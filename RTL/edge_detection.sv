==> flow/design.v <==
module edge_detection #(
    parameter THRESHOLD1      = 9500,
    parameter THRESHOLD2      = 55000
) (
    input  logic               clk,
    input  logic               rst_n,
    input  logic signed [11:0] Gx,
    input  logic signed [11:0] Gy,
    output logic               result1,
    output logic               result2
);
    logic signed [23:0] Gx_sq, Gy_sq;
    always_ff @(posedge clk or negedge rst_n) begin
        if (!rst_n) begin
            Gx_sq <= 0;
            Gy_sq <= 0;
        end else begin
            Gx_sq <= Gx * Gx;
            Gy_sq <= Gy * Gy;
        end
    end
    logic [24:0] magnitude_squared;
    always_comb begin
        magnitude_squared = Gx_sq + Gy_sq;
        result1 = (magnitude_squared > THRESHOLD1);
        result2 = (magnitude_squared > THRESHOLD2);
    end
endmodule
Tool chain data of edge_detection
What the tools print for edge_detection, step after step.
Line numbers count from 1 in the design file above.
Operators carry their Yosys type and port widths (W data, S select, Z words).
Cell names lack the library's common part.
The mark -- stands for no value.
Inputs
  top: edge_detection
  clock input: clk
  library: sky130hd
  timing corner: tt_025C_1v80

After elaboration
Source: Yosys, flattened and elaborated, memories not mapped. Widths are those after wreduce; folded enables and synchronous resets count as part of the registers. Registers that Yosys merges into a memory's read port (data or address) are not register bits. Print and check cells do not count. Equal cells are merged and count once.
Cells by class
  add/sub/neg operators: 1
  multiply operators: 2
  order comparisons: 2
Operator list (number)
  $mul A12 B12 Y24: 2
  $add A24 B24 Y25: 1
  $gt A25 B14 Y1 const B: 1
  $gt A25 B16 Y1 const B: 1
Bit counts
  register bits after elaboration: 48
  bits of input ports: 26
  output and inout bits: 2
  cells after elaboration: 7

Logic depth
Longest topological path by Yosys (ltp), each cell counted once; first at word level (registers and memories cut), then after technology mapping (sequential cells cut; the memories' decode and read muxes count).
Logic depth
  depth after elaboration: 2
  ABC_AREA: 0
  mapped depth: 22
  mapped depth without buffers: 21

Netlist
The flow's flattened synthesis, as Yosys stat reports it; memories are mapped. The netlist is that of the ABC_AREA named above (0 if unset); the other value can give another one.
Cells by type
  fa_1: number 251, total area 5.02E+03 um2
  ha_1: number 134, total area 1.68E+03 um2
  inv_1: number 402, total area 1.51E+03 um2
  dfrtp_1: number 46, total area 1.15E+03 um2
  and2_1: number 81, total area 506.736 um2
  xnor2_1: number 49, total area 429.162 um2
  nor2_1: number 70, total area 262.752 um2
  nand2_1: number 67, total area 251.491 um2
  xor2_1: number 16, total area 140.134 um2
  a21oi_1: number 25, total area 125.12 um2
  nor3_1: number 20, total area 100.096 um2
  o21ai_0: number 20, total area 100.096 um2
  a21o_1: number 13, total area 97.594 um2
  clkbuf_1: number 25, total area 93.84 um2
  nand2b_1: number 13, total area 81.328 um2
  nand3_1: number 12, total area 60.058 um2
  and3_1: number 9, total area 56.304 um2
  nor2b_1: number 9, total area 56.304 um2
Not listed: further types 60, cells in them 109.
Synthesis totals
  cell count: 1371
  cell area after synthesis: 12697.2 um2
  sequential part of the area: 1151.1 um2
  flip-flops: 46
  buffers: 28

Timing after synthesis
OpenSTA on the mapped netlist: ideal clock, no wires. The path of least setup slack (recovery checks aside). Input and output delay are each 20% of the period. Register names are those of the netlist, which keeps one name where synthesis merged equal registers.
Timing path post-synthesis
  kind: input-to-reg
  start point: input port Gx[11]
  end point: register Gx_sq[23]
  period: 6.52 ns
  input delay: 1.304 ns
  library setup time: 0.138 ns
  time at the first pin: 1.304 ns
  arrival: 6.307 ns
  required time: 6.382 ns
  path slack: 0.075 ns
  path delay: 5.141 ns
  stages: 19
  buffers on the path: 1
  period reached after synthesis: 6.445 ns
"path delay" is the arrival time less input delay plus setup time.
"stages" counts driving pins, that of a launching flip-flop among them; a cell with two outputs on the path counts twice.
"period reached after synthesis" = period - worst setup slack (recovery checks aside). The figure is calculated, with input and output delays left at 20% of the set period.
The rows between start and end are the longest chain of elaborated cells between them; the timing report does not say that the signal goes this way. Where chains are equally long, one stands for them.
A line is the first line of the expression or statement that the cell stems from. Yosys adds cells for indexed reads and writes and turns some case tables into memories.
On the way, post-synthesis
  cell sequence: inv_1 > clkbuf_1 > nor2_1 > fa_1 > inv_1 > fa_1 > inv_1 > fa_1 > fa_1 > inv_1 > fa_1 > inv_1 > ha_1 > and3_1 > and2_1 > a211o_1 > o31a_1 > nor4_1 > a311oi_1
  length of the longest elaborated chain: 1
  elaborated cells between the ends (all ways): 1
  source lines of those cells: 1
  those cells by class: mul (1)
Ends and longest elaborated chain, post-synthesis
  start: declaration: RTL line 7  | input  logic signed [11:0] Gx,
  $mul A12 B12 Y24: RTL line 18  | Gx_sq <= Gx * Gx;
  end: assignment: RTL line 15  | Gx_sq <= 0;
  end: assignment: RTL line 18
  end: declaration: RTL line 12  | logic signed [23:0] Gx_sq, Gy_sq;

Timing after layout
Path of least setup slack in the final report of record 1 (OpenROAD, finished layout, wires in). Where an end is a register, its clock arrival counts in the times.
Timing path post-layout
  kind: input-to-reg
  start point: input port Gx[4]
  end point: register Gx_sq[19]
  period: 7.29 ns
  input delay: 1.46 ns
  library setup time: 0.12 ns
  time at the first pin: 1.46 ns
  arrival: 7.19 ns
  required time: 7.46 ns
  path slack: 0.27 ns
  stages: 22
  buffers on the path: 2
The rows between start and end are the longest chain of elaborated cells between them; the timing report does not say that the signal goes this way. Where chains are equally long, one stands for them.
On the way, post-layout
  cell sequence: clkdlybuf4s50_1 > buf_6 > clkinvlp_4 > nor2_4 > inv_1 > fa_1 > inv_1 > fa_1 > inv_1 > fa_1 > inv_1 > fa_1 > inv_1 > fa_1 > inv_1 > ha_1 > or3_1 > o211ai_1 > nand3b_1 > a21o_1 > a41o_1 > a2111o_1
  length of the longest elaborated chain: 1
  elaborated cells between the ends (all ways): 1
  source lines of those cells: 1
  those cells by class: mul (1)
Ends and longest elaborated chain, post-layout
  start: declaration: RTL line 7  | input  logic signed [11:0] Gx,
  $mul A12 B12 Y24: RTL line 18  | Gx_sq <= Gx * Gx;
  end: assignment: RTL line 15  | Gx_sq <= 0;
  end: assignment: RTL line 18
  end: declaration: RTL line 12  | logic signed [23:0] Gx_sq, Gy_sq;

Measured results for edge_detection: 2 stored runs of the Yosys and OpenROAD flow on sky130hd. The settings differ; the order carries no meaning. The constraints put input and output delay at 20% of the set period each and load the outputs with 0.01 pF.
"achieved clock period (ns)" = clock period - worst setup slack. The figure is calculated, with input and output delays left at 20% of the set period.
"worst setup path time (ns)": the worst setup path's part of the clock period (all of it between registers, 20% less for each end at a port) less its slack. A launch clock that arrives late makes it longer, a capture clock that arrives late makes it shorter.

Flow files of record 1
==> flow/run.sh <==
#!/bin/bash
# the make line also repeats the synthesis and layout settings of config.mk as NAME=value (left out here)
make -C /OpenROAD-flow-scripts/flow DESIGN_CONFIG=/design/flow/config.mk WORK_HOME=/design/flow/orfs CLKGATE_MAP_FILE= finish
==> flow/config.mk <==
export PLATFORM = sky130hd
export DESIGN_NAME = edge_detection
export DESIGN_NICKNAME = edge_detection
export VERILOG_FILES = /design/flow/design.v
export SDC_FILE = /design/flow/constraint.sdc
export NUM_CORES = 4
export LEC_CHECK = 0
export CAP_MARGIN = 20
export CELL_PAD_IN_SITES_DETAIL_PLACEMENT = 2
export CELL_PAD_IN_SITES_GLOBAL_PLACEMENT = 0
export CORE_MARGIN = 2
export CORE_UTILIZATION = 41
export CTS_CLUSTER_DIAMETER = 283
export CTS_CLUSTER_SIZE = 24
export GPL_ROUTABILITY_DRIVEN = 1
export GPL_TIMING_DRIVEN = 0
export MAX_ROUTING_LAYER = met4
export PLACE_DENSITY = 0.47
export SLEW_MARGIN = 20
export TNS_END_PERCENT = 55
==> flow/constraint.sdc <==
create_clock -name core_clock -period 7.29 [get_ports {clk}]
set_input_delay 1.4580 -clock core_clock [delete_from_list [all_inputs] [get_ports {clk}]]
set_output_delay 1.4580 -clock core_clock [all_outputs]
set_load 0.01 [all_outputs]

report of record 1
yosys chip area after synthesis (um^2): 12697.2
finish__design__die__area: 32392.8
finish__design__instance__utilization: 0.4546
finish__timing__setup__ws: 0.265
finish__timing__setup__tns: 0.000
finish__timing__hold__ws: 1.118
achieved clock period (ns): 7.025
worst setup path time (ns): 5.57
worst setup path kind: input-to-reg

Flow files of record 2
==> flow/run.sh <==
#!/bin/bash
# the make line also repeats the synthesis and layout settings of config.mk as NAME=value (left out here)
make -C /OpenROAD-flow-scripts/flow DESIGN_CONFIG=/design/flow/config.mk WORK_HOME=/design/flow/orfs CLKGATE_MAP_FILE= finish
==> flow/config.mk <==
export PLATFORM = sky130hd
export DESIGN_NAME = edge_detection
export DESIGN_NICKNAME = edge_detection
export VERILOG_FILES = /design/flow/design.v
export SDC_FILE = /design/flow/constraint.sdc
export NUM_CORES = 4
export LEC_CHECK = 0
export CAP_MARGIN = 20
export CELL_PAD_IN_SITES_GLOBAL_PLACEMENT = 3
export CORE_MARGIN = 2
export CORE_UTILIZATION = 47
export GPL_TIMING_DRIVEN = 0
export MAX_ROUTING_LAYER = met5
export SETUP_SLACK_MARGIN = 2.6
export SLEW_MARGIN = 20
export TNS_END_PERCENT = 70
==> flow/constraint.sdc <==
create_clock -name core_clock -period 8.74 [get_ports {clk}]
set_input_delay 1.7480 -clock core_clock [delete_from_list [all_inputs] [get_ports {clk}]]
set_output_delay 1.7480 -clock core_clock [all_outputs]
set_load 0.01 [all_outputs]

report of record 2
yosys chip area after synthesis (um^2): 12697.2
finish__design__die__area: 28346.8
finish__design__instance__utilization: 0.5783
finish__timing__setup__ws: 2.374
finish__timing__setup__tns: 0.000
finish__timing__hold__ws: 1.455
achieved clock period (ns): 6.366
worst setup path time (ns): 4.62
worst setup path kind: input-to-reg
