==> flow/design.v <==
module FIFO #(parameter FIFO_WIDTH = 32,
  parameter FIFO_DEPTH = 8
  )(
  input clk,
  input rst_n,
  input wr_en,
  input rd_en,
  input [FIFO_WIDTH-1:0] data_in,
  output reg [FIFO_WIDTH-1:0] data_out,
  output full,
  output  empty, 
  output reg wr_ack,
  output reg rd_ack,
  output reg [$clog2(FIFO_DEPTH):0] count
  );
  reg [FIFO_WIDTH-1:0] mem [FIFO_DEPTH-1:0];
  reg [$clog2(FIFO_DEPTH)-1:0] wr_ptr, rd_ptr;
  always_ff @(posedge clk, negedge rst_n) begin
    if (!rst_n) begin
      wr_ptr <= 0;
      wr_ack <= 0;
      count  <= 0;
      rd_ptr <= 0;
      rd_ack <= 0;
    end else if(wr_en  && (rd_en && count != 0))begin
      mem[wr_ptr] <= data_in;
      data_out    <= mem[rd_ptr];
      wr_ack      <= 1;
      rd_ack      <= 1;
      wr_ptr      <= (wr_ptr + 1) % FIFO_DEPTH;
      rd_ptr      <= (rd_ptr + 1) % FIFO_DEPTH;
    end
    else if (wr_en && (count < FIFO_DEPTH)) begin
      mem[wr_ptr] <= data_in;
      wr_ack <= 1;
      rd_ack<=0;
      wr_ptr <=(wr_ptr + 1) % FIFO_DEPTH;
      count <= count + 1;
    end else if(rd_en && count != 0) begin 
      data_out <= mem[rd_ptr];
      rd_ack<=1;
      wr_ack<=0;
      rd_ptr <= (rd_ptr + 1) % FIFO_DEPTH;
      count <= count - 1;
    end else begin
      wr_ack <= 0;
      rd_ack<=0;
    end
  end
  assign full = (count == FIFO_DEPTH) ? 1 : 0;
  assign empty = (count == 0) ? 1 : 0;
endmodule
# Tool chain data of FIFO
# The steps from the RTL of FIFO to its reports follow in flow order.
# Lines are those of the file above, counted from 1.
# Cell names lack the library's common part.
# The mark - stands for no value.
# design
design,FIFO
clk_port,clk
cell_library,sky130hd
corner,tt_025C_1v80

# Word level
# Yosys after proc, flatten, opt, wreduce and memory -nomap, before mapping. Print and check cells are not counted. Equal cells are merged and count once.
# bits
clocked_rd_ports_x_width,0
regBits,300
inputBits,36
word_cells,92
mem_bits_rw,0
mem_count,0
latchBits,0
rom_bits,0
output_inout_bits,40
# op_classes
shifts,0
n_logic,1
addsub,4
div_mod_pow,0
multipliers,0
reduce_and_logical,14
muxes,42
eq_ne,16
n_cmp,1
# op_table
cell,count
32-bit 2-to-1 mux,27
32-bit case mux with 8-bit select,1
3-bit == test (second input constant),8
3-bit 2-to-1 mux,5
3-bit by 2-bit == test with 1-bit output (second input constant),4
4-bit 2-to-1 mux,2
1-bit 2-to-1 mux,7
2-bit AND reduction,3
2-bit nonzero test,3
3-bit by 1-bit adder with 3-bit output (second input constant),2
3-bit by 1-bit == test with 1-bit output (second input constant),2
3-bit zero test,2
4-bit by 1-bit adder with 4-bit output (second input constant),1
4-bit by 1-bit subtractor with 4-bit output (second input constant),1
4-bit less-than comparator (second input constant),1
4-bit == test (second input constant),1
4-bit zero test,1
4-bit nonzero test,1
1-bit logical AND,3
3-bit AND reduction,1
2-bit inequality test (second input constant),1
1-bit NOT,1

# Logic depth
# Yosys ltp: most cells in a row. Word level: on the elaborated netlist, between registers, memories and ports. Mapped: between sequential cells and ports; inverters and the memories' decode and read muxes count.
# logic_depth
word_depth,5
ABC_AREA,1
depth_mapped,11
mapped_depth_nobuf,11

# Mapped cells and area
# Source: synth_stat.txt of the flow (Yosys; design flattened, memories mapped). It holds for the ABC_AREA given above (unset counts as 0); a run with the other value may have another netlist.
# by_type
cell_type,count
edfxtp_1,288
nand2_1,222
nand3_1,137
dfrtp_1,12
nand3b_1,32
nand4_1,32
nor2_1,48
ha_1,14
buf_2,25
buf_6,7
inv_1,14
clkbuf_1,10
nand2_2,5
buf_4,3
fa_1,1
inv_2,5
xor2_1,2
nand3_2,1
# Other cell types: 4; their cells: 5.
# synth_totals
ffs,300
mapped_area_mm2,0.011705
stdcells,863
sequential_area_mm2,0.0089486

# Worst setup path after synthesis
# Source: OpenSTA report_checks on the synthesized netlist (no wires, ideal clock, input and output delay 20% of the period each), path of least setup slack; recovery checks are left aside. Register names are those of the netlist, which keeps one name where synthesis merged equal registers.
# synth_timing
kind,in2reg
start,in wr_en
end,reg mem[0][0]
setup_time_ns,0.421
delay_ns,2.243
launch_ns,1.150
in_delay_ns,1.150
tclk_ns,5.75
arrival_ns,2.972
driving_pins,6
path_slack_ns,2.357
required_time_ns,5.329
n_path_buf,0
synth_period_reached_ns,3.393
# "delay_ns" = arrival - input delay + setup time.
# "driving_pins" counts driving pins, that of a launching flip-flop among them; a cell with two outputs on the path counts twice.
# "synth_period_reached_ns" is the clock period less the worst setup slack; recovery checks do not enter. This is arithmetic on one report: input and output delays are still those of the set period (20% each).
# Between the ends stands the longest chain of elaborated cells between them, by number of cells; it is not shown to be the way that was timed. Of several equally long chains one is given.
# A line is the first line of the expression or statement that the cell stems from. Yosys adds cells for indexed reads and writes and turns some case tables into memories.
# Only ways into the end's enable, where the timed path ends, are counted here.
# synth_between
path_cell_list,inv_2 nor2_1 inv_2 nand2_2 nand2_2 nor2_1
elab_chain_cells,3
# synth_lines
item,line,source
"start, declared",6,"input wr_en,"
1-bit logical AND,25,end else if(wr_en  && (rd_en && count != 0))begin
2-bit nonzero test,-,
2-bit AND reduction,-,
"end, assigned",26,mem[wr_ptr] <= data_in;
"end, assigned",34,mem[wr_ptr] <= data_in;
"end, declared",16,reg [FIFO_WIDTH-1:0] mem [FIFO_DEPTH-1:0];

# Path in the finished layout
# Path of least setup slack in the final report of run A (OpenROAD, finished layout, wires in). Where an end is a register, its clock arrival counts in the times.
# layout_timing
kind,in2reg
start,in wr_en
end,reg mem[4][30]
in_delay_ns,1.05
n_path_buf,2
launch_ns,1.05
required_time_ns,5.40
arrival_ns,3.32
tclk_ns,5.27
setup_time_ns,0.32
path_slack_ns,2.07
driving_pins,8
# Between the ends stands the longest chain of elaborated cells between them, by number of cells; it is not shown to be the way that was timed. Of several equally long chains one is given.
# Only ways into the end's enable, where the timed path ends, are counted here.
# layout_between
path_cell_list,clkdlybuf4s50_1 inv_2 nor2_1 inv_2 nand2_2 nand2_2 nor2_2 buf_4
elab_chain_cells,3
# layout_lines
item,line,source
"start, declared",6,"input wr_en,"
1-bit logical AND,25,end else if(wr_en  && (rd_en && count != 0))begin
2-bit nonzero test,-,
2-bit AND reduction,-,
"end, assigned",26,mem[wr_ptr] <= data_in;
"end, assigned",34,mem[wr_ptr] <= data_in;
"end, declared",16,reg [FIFO_WIDTH-1:0] mem [FIFO_DEPTH-1:0];

# Flow measurements of FIFO on sky130hd: 2 stored runs with different settings, listed in no order. Input and output delays are each 20% of the period that was set; the output load is 0.01 pF.
# "achieved_clock_period_ns" = clock period - worst setup slack. The figure is calculated, with input and output delays left at 20% of the set period.
# "worstPathTime_ns" is the time allowed to the run's worst setup path (the clock period less input and output delay, where it has them) less its slack. Clock arrival times count: a late capture clock shortens it, a late launch clock lengthens it.
# "total_power_mw" is the tool's figure for a default switching activity; nothing was simulated.
# A setting shown as -- is not set for that run.
stored run,period_ns,CORE_UTILIZATION,PLACE_DENSITY_LB_ADDON,CORE_MARGIN,TNS_END_PERCENT,ABC_AREA,CTS_CLUSTER_SIZE,CTS_CLUSTER_DIAMETER,CAP_MARGIN,SLEW_MARGIN,SETUP_SLACK_MARGIN,PLACE_DENSITY,GPL_TIMING_DRIVEN,MIN_ROUTING_LAYER,post_route_util_pct,total_power_mw,final_setup_ws_ns,die_area_mm2,ys_area_mm2,achieved_clock_period_ns,cell_area_final_mm2,timing.setup.tns_ns,worstPathTime_ns,critical_path_type
run A,5.27,58,0.16,5,55,1,71,207,35,0,--,--,--,--,65.2,6.006,2.071,0.0231222,0.011705,3.199,0.01306,0.000,2.14,in2reg
run B,2.83,15,--,2,--,--,21,--,20,20,-0.2,0.8,0,met2,19.3,13.927,0.040,0.0783048,0.0114122,2.790,0.0146065,0.000,2.22,reg2out
